==> flow/design.v <==
module ALU(
    input i_clk,
    input i_reset_n,
    input [3:0] i_op,
    input [31:0] i_d1,
    input [31:0] i_d2,
    output [31:0] o_result
);
reg [31:0] r_result;
localparam [3:0] OP_PASSTHROUGH = 0;
localparam [3:0] OP_ADD = 1;
localparam [3:0] OP_SUB = 2;
always @(*)
begin
    case (i_op)
        OP_PASSTHROUGH: r_result = i_d1;
        OP_ADD: r_result = i_d1 + i_d2;
        OP_SUB: r_result = i_d1 - i_d2;
        default: r_result = 0;
    endcase
end
assign o_result = r_result;
endmodule
module CPU(
    input i_clk,
    input i_reset_n,
    output o_debug_stall,
    output [31:0] o_debug_ir,
    output [3:0] o_debug_decoder_rs1,
    output [3:0] o_debug_decoder_rs2,
    output [3:0] o_debug_decoder_rd,
    output o_debug_writeback_we,
    output [3:0] o_debug_writeback_ws,
    output [31:0] o_debug_writeback_wd,
    output [31:0] o_debug_registerfile_rd1,
    output [31:0] o_debug_registerfile_rd2,
    output [7:0] o_debug_execute_opcode,
    output [3:0] o_debug_alu_op,
    output [31:0] o_debug_alu_a,
    output [31:0] o_debug_alu_b,
    output [31:0] o_debug_alu_y,
    output [7:0] o_debug_memory_opcode,
    output [7:0] o_debug_writeback_opcode,
    output [15:0] o_pc,
    input [31:0] i_instruction,
    output [15:0] o_address,
    output o_rw,
    output [31:0] o_data,
    input [31:0] i_data
);
localparam RW_READ = 0;
localparam RW_WRITE = 1;
localparam [7:0]  
                 LW = 1,
                 SW = 2,
                 ADD = 3,
                 SUB = 4;
wire w_stall;
reg [7:0] r_execute_opcode;
reg [3:0] r_execute_ws;
reg r_execute_we;
reg [31:0] r_execute_rd1;
reg [31:0] r_execute_rd2;
reg [31:0] r_execute_write_data;
reg [7:0] r_memory_opcode;
reg [3:0] r_memory_ws;
reg r_memory_we;
reg [31:0] r_memory_alu_y;
reg [31:0] r_memory_write_data;
reg [7:0] r_writeback_opcode;
reg [3:0] r_writeback_ws;
reg r_writeback_we;
reg [31:0] r_writeback_alu_y;
reg [31:0] r_writeback_data;
reg [15:0] r_pc;             
reg [31:0] r_ir;             
always @(posedge i_clk or negedge i_reset_n)
begin
    if (!i_reset_n)
        r_pc <= 0;
    else if (!w_stall) begin
        r_pc <= r_pc + 4;
        r_ir <= i_instruction;
    end
end
assign o_pc = r_pc;
wire [7:0] w_decoder_opcode;
wire w_decoder_re1;
wire [3:0] w_decoder_rs1;
wire w_decoder_re2;
wire [3:0] w_decoder_rs2;
wire [3:0] w_decoder_ws;
wire w_decoder_we;
wire w_decoder_ie;
wire [15:0] w_decoder_id;
reg w_registerfile_we;              
reg [3:0] w_registerfile_ws;        
reg [31:0] w_registerfile_wd;       
wire [31:0] w_registerfile_rd1;
wire [31:0] w_registerfile_rd2;
Decoder decoder(
    .i_clk(i_clk),
    .i_reset_n(i_reset_n),
    .i_ir(r_ir),
    .o_opcode(w_decoder_opcode),
    .o_re1(w_decoder_re1),
    .o_rs1(w_decoder_rs1),
    .o_re2(w_decoder_re2),
    .o_rs2(w_decoder_rs2),
    .o_ws(w_decoder_ws),
    .o_we(w_decoder_we),
    .o_ie(w_decoder_ie),
    .o_id(w_decoder_id)
);
RegisterFile registerFile(
    .i_clk(i_clk),
    .i_reset_n(i_reset_n),
    .i_we(w_registerfile_we),
    .i_ws(w_registerfile_ws),
    .i_wd(w_registerfile_wd),
    .i_rs1(w_decoder_rs1),
    .i_rs2(w_decoder_rs2),
    .o_rd1(w_registerfile_rd1),
    .o_rd2(w_registerfile_rd2)
);
StallControl stallControl(
    .i_clk(i_clk),
    .i_reset_n(i_reset_n),
    .i_decoder_re1(w_decoder_re1),
    .i_decoder_rs1(w_decoder_rs1),
    .i_decoder_re2(w_decoder_re2),
    .i_decoder_rs2(w_decoder_rs2),
    .i_execute_ws(r_execute_ws),
    .i_execute_opcode(r_execute_opcode),
    .o_stall(w_stall)
);
reg [31:0] r_muxed_decoder_rd1;
reg [31:0] r_muxed_decoder_rd2;
DecoderReadRegisterMux decoderReadRegisterMuxRD1(
    .i_rs(w_decoder_rs1),
    .i_rd(w_registerfile_rd1),
    .i_memory_opcode(r_memory_opcode),
    .i_memory_ws(r_memory_ws),
    .i_memory_data(i_data),
    .i_execute_opcode(r_execute_opcode),
    .i_execute_ws(r_execute_ws),
    .i_execute_data(w_alu_y),
    .o_rd(r_muxed_decoder_rd1)
);
DecoderReadRegisterMux decoderReadRegisterMuxRD2(
    .i_rs(w_decoder_rs2),
    .i_rd(w_registerfile_rd2),
    .i_memory_opcode(r_memory_opcode),
    .i_memory_ws(r_memory_ws),
    .i_memory_data(i_data),
    .i_execute_opcode(r_execute_opcode),
    .i_execute_ws(r_execute_ws),
    .i_execute_data(w_alu_y),
    .o_rd(r_muxed_decoder_rd2)
);
always @(posedge i_clk)
begin
    if (!w_stall) 
    begin
        r_execute_opcode <= w_decoder_opcode;
        r_execute_ws <= w_decoder_ws;
        r_execute_we <= w_decoder_we;
        r_execute_rd1 <= r_muxed_decoder_rd1;
        if (w_decoder_ie)
            r_execute_rd2 <= { 16'b0, w_decoder_id };
        else
            r_execute_rd2 <= r_muxed_decoder_rd2;
        r_execute_write_data <= r_muxed_decoder_rd2;
    end
    else
    begin
        r_execute_opcode <= 0;
        r_execute_ws <= 0;
        r_execute_we <= 0;
        r_execute_rd1 <= 0;
        r_execute_rd2 <= 0;
        r_execute_write_data <= 0;
    end
end
reg [3:0] r_alu_op;
reg [31:0] r_alu_a;
reg [31:0] r_alu_b;
wire [31:0] w_alu_y;
ALU alu(
    .i_clk(i_clk),
    .i_reset_n(i_reset_n),
    .i_op(r_alu_op),
    .i_d1(r_alu_a),
    .i_d2(r_alu_b),
    .o_result(w_alu_y)
);
localparam [3:0] OP_PASSTHROUGH = 0;
localparam [3:0] OP_ADD = 1;
localparam [3:0] OP_SUB = 2;
always @(*)
begin
    case (r_execute_opcode)
        ADD, LW, SW: r_alu_op = OP_ADD;
        SUB: r_alu_op = OP_SUB;
        default: r_alu_op = OP_PASSTHROUGH;
    endcase
    r_alu_a = r_execute_rd1;
    r_alu_b = r_execute_rd2;
end
always @(posedge i_clk)
begin
    r_memory_opcode <= r_execute_opcode;
    r_memory_ws <= r_execute_ws;
    r_memory_we <= r_execute_we;
    r_memory_write_data <= r_execute_write_data;
    r_memory_alu_y <= w_alu_y;
end
reg r_rw;
reg [31:0] r_data;
reg [15:0] r_address;
always @(*)
begin
    case (r_memory_opcode)
        SW: begin
            r_rw = RW_WRITE;
            r_data = r_memory_write_data;
        end
        default: begin
            r_rw = RW_READ;
            r_data = 0;
        end
    endcase
    r_address = r_memory_alu_y[15:0];
end
always @(posedge i_clk)
begin
    r_writeback_opcode <= r_memory_opcode;
    r_writeback_ws <= r_memory_ws;
    r_writeback_we <= r_memory_we;
    r_writeback_alu_y <= r_memory_alu_y;
    r_writeback_data <= i_data;
end
always @(*)
begin
    w_registerfile_we = r_writeback_we;
    w_registerfile_ws = r_writeback_ws;
    case (r_writeback_opcode)
        ADD, SUB: w_registerfile_wd = r_writeback_alu_y;
        LW: w_registerfile_wd = r_writeback_data;
        default: w_registerfile_wd = 0;
    endcase
end
assign o_address = r_address;
assign o_data = r_data;
assign o_rw = r_rw;
assign o_debug_stall = w_stall;
assign o_debug_ir = r_ir;
assign o_debug_decoder_rs1 = w_decoder_rs1;
assign o_debug_decoder_rs2 = w_decoder_rs2;
assign o_debug_decoder_rd = w_decoder_ws;
assign o_debug_writeback_we = w_registerfile_we;
assign o_debug_writeback_ws = w_registerfile_ws;
assign o_debug_writeback_wd = w_registerfile_wd;
assign o_debug_registerfile_rd1 = w_registerfile_rd1;
assign o_debug_registerfile_rd2 = w_registerfile_rd2;
assign o_debug_execute_opcode = r_execute_opcode;
assign o_debug_alu_op = r_alu_op;
assign o_debug_alu_a = r_alu_a;
assign o_debug_alu_b = r_alu_b;
assign o_debug_alu_y = w_alu_y;
assign o_debug_memory_opcode = r_memory_opcode;
assign o_debug_writeback_opcode = r_writeback_opcode;
endmodule
module Decoder(
    input i_clk,
    input i_reset_n,
    input [31:0] i_ir,                   
    output [7:0] o_opcode,               
    output o_re1,                        
    output [3:0] o_rs1,                  
    output o_re2,                        
    output [3:0] o_rs2,                  
    output [3:0] o_ws,                   
    output o_we,                         
    output o_ie,                         
    output [15:0] o_id                   
);
localparam [7:0]  
                 LW = 1,
                 SW = 2,
                 ADD = 3,
                 SUB = 4;
reg [7:0] r_opcode;
reg r_re1;
reg [3:0] r_rs1;
reg r_re2;
reg [3:0] r_rs2;
reg [3:0] r_ws;
reg r_we;
reg r_ie;
reg [15:0] r_id;
always @(*)
begin
    r_re1 = 0;
    r_rs1 = 0;
    r_re2 = 0;
    r_rs2 = 0;
    r_ws = 0;
    r_we = 0;
    r_id = 0;
    r_ie = 0;
    r_opcode = i_ir[31:24];
    case (r_opcode)
        LW: begin
            r_ws = i_ir[23:20];
            r_ie = 1;
            r_id = i_ir[19:4];
            r_re1 = 1;
            r_rs1 = i_ir[3:0];
        end
        SW: begin
            r_ie = 1;
            r_id = i_ir[23:8];
            r_re1 = 1;
            r_rs1 = i_ir[7:4];
            r_re2 = 1;
            r_rs2 = i_ir[3:0];
        end
        ADD, SUB: begin
            r_re1 = 1;
            r_rs1 = i_ir[7:4];
            r_re2 = 1;
            r_rs2 = i_ir[3:0];
            r_ws = i_ir[23:20];
        end
        default: begin
        end
    endcase
    case (r_opcode)
        ADD, SUB, LW: r_we = 1;
        default: begin
        end
    endcase
end
assign o_opcode = r_opcode;
assign o_re1 = r_re1;
assign o_rs1 = r_rs1;
assign o_re2 = r_re2;
assign o_rs2 = r_rs2;
assign o_ws = r_ws;
assign o_we = r_we;
assign o_ie = r_ie;
assign o_id = r_id;
endmodule
module DecoderReadRegisterMux(
    input [3:0] i_rs,
    input [31:0] i_rd,
    input [7:0] i_memory_opcode,
    input [3:0] i_memory_ws,
    input [31:0] i_memory_data,
    input [7:0] i_execute_opcode,
    input [3:0] i_execute_ws,
    input [31:0] i_execute_data,
    output [31:0] o_rd
);
localparam [7:0]  
                 LW = 1,
                ADD = 3,
                SUB = 4;
reg [31:0] r_rd;
always @(*)
begin
    r_rd = i_rd;
    if ((i_memory_opcode == LW) && (i_rs == i_memory_ws))
        r_rd = i_memory_data;
    else begin
        case (i_execute_opcode)
        ADD, SUB: begin
        if (i_rs == i_execute_ws)
            r_rd = i_execute_data;
        end
        default: begin
        end
        endcase
    end
end
assign o_rd = r_rd;
endmodule
module RegisterFile(
    input i_clk,
    input i_reset_n,
    input i_we,                      
    input [3:0] i_ws,                
    input [31:0] i_wd,               
    input [3:0] i_rs1,               
    input [3:0] i_rs2,               
    output [31:0] o_rd1,             
    output [31:0] o_rd2              
);
reg [31:0] r_registers [15:0];
reg [31:0] r_rd1;
reg [31:0] r_rd2;
always @(*)
begin
    r_rd1 = r_registers[i_rs1];
    r_rd2 = r_registers[i_rs2]; 
    if (i_we)
    begin
        if (i_ws == i_rs1)
            r_rd1 = i_wd;
        if (i_ws == i_rs2)
            r_rd2 = i_wd;
    end
end
integer i;
always @(posedge i_clk or negedge i_reset_n)
begin
    if (!i_reset_n)
    begin
        begin
            for (i=0; i<16; i=i+1)
                r_registers[i] <= 0;
        end
    end
    else if (i_we)
    begin
        r_registers[i_ws] <= i_wd;
    end
end
assign o_rd1 = r_rd1;
assign o_rd2 = r_rd2;
endmodule
module StallControl(
    input i_clk,
    input i_reset_n,
    input i_decoder_re1,             
    input [3:0] i_decoder_rs1,       
    input i_decoder_re2,             
    input [3:0] i_decoder_rs2,       
    input [3:0] i_execute_ws,        
    input [7:0] i_execute_opcode,
    output o_stall
);
localparam [7:0]  
                 LW = 1;
reg r_stall;
always @(*)
begin
    r_stall = (
                (i_decoder_rs1 == i_execute_ws)
                && (i_execute_opcode == LW)
                && i_decoder_re1
              ) || 
              (
                (i_decoder_rs2 == i_execute_ws)
                && (i_execute_opcode == LW)
                && i_decoder_re2
              );
end
assign o_stall = r_stall;
endmodule
# Step by step through the tools: CPU
# Tool output for the design above, in the order of the flow.
# Lines are those of the file above, counted from 1.
# Operators: Yosys type, input widths -> output width; for muxes data width and select width s.
# Library cell names are shortened.
design:
  design: "CPU"
  clk_port: "i_clk"
  library: "sky130hd"
  pvt_corner: "tt_025C_1v80"

# Elaborated design
# Yosys after proc, flatten, opt, wreduce and memory -nomap, before mapping. Enables and synchronous resets that opt folds into registers are not counted as muxes. Print and check cells are not counted. Equal cells are merged and count once.
word_totals:
  out_inout_bits: 335
  elab_cells: 167
  input_bits: 66
  ff_bits: 823
classes:
  n_logic: 1
  n_mux: 26
  n_reduce_logical: 36
  eq_ne: 66
  n_addsub: 3
ops:
  columns: ["operator", "n"]
  rows:
  - ["$pmux 32 s16", 2]
  - ["$mux 32", 11]
  - ["$eq 4x4->1 const B", 24]
  - ["$pmux 32 s3", 1]
  - ["$pmux 32 s2", 1]
  - ["$eq 4x3->1 const B", 12]
  - ["$eq 8x2->1 const B", 6]
  - ["$reduce_and 2->1", 17]
  - ["$add 32x32->32", 1]
  - ["$sub 32x32->32", 1]
  - ["$eq 8x1->1 const B", 4]
  - ["$pmux 16 s2", 1]
  - ["$eq 4x2->1 const B", 6]
  - ["$eq 4x4->1", 6]
  - ["$eq 8x3->1 const B", 3]
  - ["$add 16x3->16 const B", 1]
  - ["$logic_not 4->1", 4]
  - ["$mux 16", 1]
  - ["$eq 4x1->1 const B", 3]
  - ["$reduce_or 3->1", 3]
  - ["$reduce_or 2->1", 4]
  - ["$pmux 4 s2", 1]
  - ["$mux 4", 2]
  - ["$logic_and 1x1->1", 6]
  - ["$mux 1", 5]
  - ["$reduce_or 4->1", 1]
  - ["$pmux 2 s2", 1]
  - ["$eq 2x1->1 const B", 1]
# Not listed: further kinds 3, cells in them 3.

# Longest topological paths
# Yosys ltp: most cells in a row. Word level: on the elaborated netlist, between registers, memories and ports. Mapped: between sequential cells and ports; inverters and the memories' decode and read muxes count.
logic_depth:
  word_depth: 11
  abc_area: 0
  ltp_mapped: 23
  depth_no_buf: 21

# After synthesis
# Yosys stat after the flow's synthesis: flattened, memories mapped to cells. It holds for the ABC_AREA given above (unset counts as 0); a run with the other value may have another netlist.
# Totals and module areas in this step are rounded.
types:
  columns: ["cell", "n"]
  rows:
  - ["dfrtp_1", 526]
  - ["dfxtp_1", 263]
  - ["a22oi_1", 317]
  - ["a21oi_1", 445]
  - ["nor2_1", 526]
  - ["o21ai_0", 283]
  - ["nand2_1", 358]
  - ["edfxtp_1", 32]
  - ["clkbuf_1", 240]
  - ["xnor2_1", 59]
  - ["ha_1", 37]
  - ["a22o_1", 49]
  - ["a221oi_1", 48]
  - ["nand3_1", 82]
  - ["and2_1", 63]
  - ["buf_2", 78]
  - ["a222oi_1", 31]
  - ["a211oi_1", 39]
# Other cell types: 92; their cells: 790.
mapped:
  ffs: 821
  mapped_area_um2: 39100
  mapped_cells: 4266
  buf_cells: 371
  seq_area_um2: 19400
# The figures by module come from a second, unflattened synthesis with its own total; it is not the netlist above.
unflattened:
  cells_unflattened: 3972
  area_unflattened_um2: 42900
# Rows give one instance, submodules left out.
modules:
  columns: ["mod", "n_cells", "mod_seq_area_um2", "area_um2", "n_inst"]
  rows:
  - ["RegisterFile", 2396, 12800, 27700, 1]
  - ["CPU", 706, 6580, 9050, 1]
  - ["DecoderReadRegisterMux", 177, 0.0, 1460, 2]
  - ["ALU", 417, 0.0, 2660, 1]
  - ["Decoder", 83, 0.0, 519, 1]
  - ["StallControl", 16, 0.0, 123, 1]

# Worst setup path after synthesis
# Path of least setup slack by OpenSTA after synthesis, without wires, with an ideal clock, recovery checks aside; 20% of the period is set as input and as output delay. Where synthesis merged equal registers, the netlist keeps one of their names.
synth_path:
  kind: "register -> output"
  from: "register r_execute_opcode[3]"
  to: "output o_debug_alu_y[27]"
  slack_ns: 0.340
  path_stages: 19
  t_first_pin_ns: 0.000
  n_path_buf: 1
  arrival_time_ns: 4.124
  delay_ns: 4.124
  clock_period_ns: 5.58
  out_delay_ns: 1.116
  synth_period_reached_ns: 5.24
# "delay_ns" is the arrival time less input delay plus setup time.
# A path that ends at an output port has no setup time.
# "path_stages": output pins that drive a net of the path, with the launching flip-flop's if there is one; two outputs of one cell count as two.
# "synth_period_reached_ns" is the clock period less the worst setup slack; recovery checks do not enter. This is arithmetic on one report: input and output delays are still those of the set period (20% each).
# The rows between start and end are the longest chain of elaborated cells between them; the timing report does not say that the signal goes this way. Where chains are equally long, one stands for them.
# A line is the first line of the expression or statement that the cell stems from. Yosys adds cells for indexed reads and writes and turns some case tables into memories.
synth_between:
  path_cell_list: "dfxtp_1 nor3_1 nand2_1 nor3_1 inv_1 ha_1 buf_1 a21oi_1 xnor2_1 ha_1 a21oi_1 nand2_1 or2_2 o211a_1 a211oi_1 o21bai_1 xor2_1 a22oi_1 inv_1"
  elab_chain_len: 5
  cells_between: 10
  cone_classes: "eq/ne: 6; mux: 2; reduce/logical: 2"
synth_lines:
  columns: ["item", "line", "text"]
  rows:
  - ["start: declaration", 59, "reg [7:0] r_execute_opcode;"]
  - ["start: assignment", 165, "r_execute_opcode <= w_decoder_opcode;"]
  - ["start: assignment", 177, "r_execute_opcode <= 0;"]
  - ["$eq 8x2->1", 202, "case (r_execute_opcode)"]
  - ["$reduce_or 3->1", 202, null]
  - ["$pmux 2 s2", 202, null]
  - ["$eq 2x2->1", 15, "case (i_op)"]
  - ["$pmux 32 s3", 15, null]
  - ["end: declaration", 41, "output [31:0] o_debug_alu_y,"]
# Some nets on the timed path still bear RTL names; the line given drives or declares the net.
synth_named_nets:
  columns: ["net", "line"]
  rows:
  - ["o_debug_alu_op[0]", 202]

# Timing after layout
# From the final timing report of run B: the path of least setup slack in the routed layout; clock arrival at registers is part of the times.
layout_path:
  kind: "register -> output"
  from: "register r_execute_rd2[0]"
  to: "output o_debug_alu_y[27]"
  path_stages: 20
  out_delay_ns: 1.18
  t_first_pin_ns: 0.64
  n_path_buf: 2
  arrival_time_ns: 4.54
  slack_ns: 0.16
  clock_period_ns: 5.88
# The rows between start and end are the longest chain of elaborated cells between them; the timing report does not say that the signal goes this way. Where chains are equally long, one stands for them.
# At most two assigning lines are given for a register; there are more.
layout_between:
  path_cell_list: "dfxtp_2 inv_1 ha_2 nand2b_1 or4_4 nor2_4 buf_6 a21oi_2 xnor2_1 ha_1 a21oi_1 o21ai_2 or2_4 o211a_4 a211oi_4 o21bai_1 xor2_1 a22oi_2 inv_2 buf_6"
  elab_chain_len: 2
  cells_between: 3
  cone_classes: "add/sub: 2; mux: 1"
layout_lines:
  columns: ["item", "line", "text"]
  rows:
  - ["start: declaration", 63, "reg [31:0] r_execute_rd2;"]
  - ["start: assignment", 170, "r_execute_rd2 <= { 16'b0, w_decoder_id };"]
  - ["start: assignment", 172, "r_execute_rd2 <= r_muxed_decoder_rd2;"]
  - ["$sub 32x32->32", 18, "OP_SUB: r_result = i_d1 - i_d2;"]
  - ["$pmux 32 s3", 15, "case (i_op)"]
  - ["end: declaration", 41, "output [31:0] o_debug_alu_y,"]

# 2 stored runs of CPU in the flow (synthesis by Yosys, layout by OpenROAD, sky130hd cells), in arbitrary order. Constraints: input delay and output delay 20% of the set period each, output load 0.01 pF.
# By "worstPathTime_ns" is meant the share of the clock period that the worst setup path is allowed (20% is reserved at inputs, 20% at outputs), minus its slack. Clock arrival times at its registers enter into it.
# "design_power_uw": no workload was simulated; the value follows from the tool's default switching activity.
# Results are given in rounded form.
runs:
  - name: "run A"
    settings:
      period_ns: 4.75
      CORE_UTILIZATION: 30
      SETUP_SLACK_MARGIN: 1.33
      PLACE_DENSITY_LB_ADDON: 0.28
      HOLD_SLACK_MARGIN: -0.08
      CORE_ASPECT_RATIO: 0.81
      CELL_PAD_IN_SITES_GLOBAL_PLACEMENT: 0
      CELL_PAD_IN_SITES_DETAIL_PLACEMENT: 2
      TNS_END_PERCENT: 25
      CAP_MARGIN: 10
      SLEW_MARGIN: 5
      MAX_ROUTING_LAYER: "met5"
      CORE_MARGIN: 2
    outcome: "incomplete, routing halted on ODB-0269"
  - name: "run B"
    settings:
      period_ns: 5.88
      CORE_UTILIZATION: 47
      SETUP_SLACK_MARGIN: 1.2
      PLACE_DENSITY: 0.44
      CORE_MARGIN: 2
      CELL_PAD_IN_SITES_DETAIL_PLACEMENT: 0
      GPL_ROUTABILITY_DRIVEN: 1
      CAP_MARGIN: 0
      MIN_ROUTING_LAYER: "met1"
      MAX_ROUTING_LAYER: "met4"
      SLEW_MARGIN: 20
    results:
      setup_worst_slack_ns: 0.162
      yosys.chip_area_um2: 39100
      fin_util_pct: 66.2
      design.die.area_um2: 85600
      worstPathTime_ns: 4.54
      worstPathKind: "register -> output"
      design_power_uw: 13400
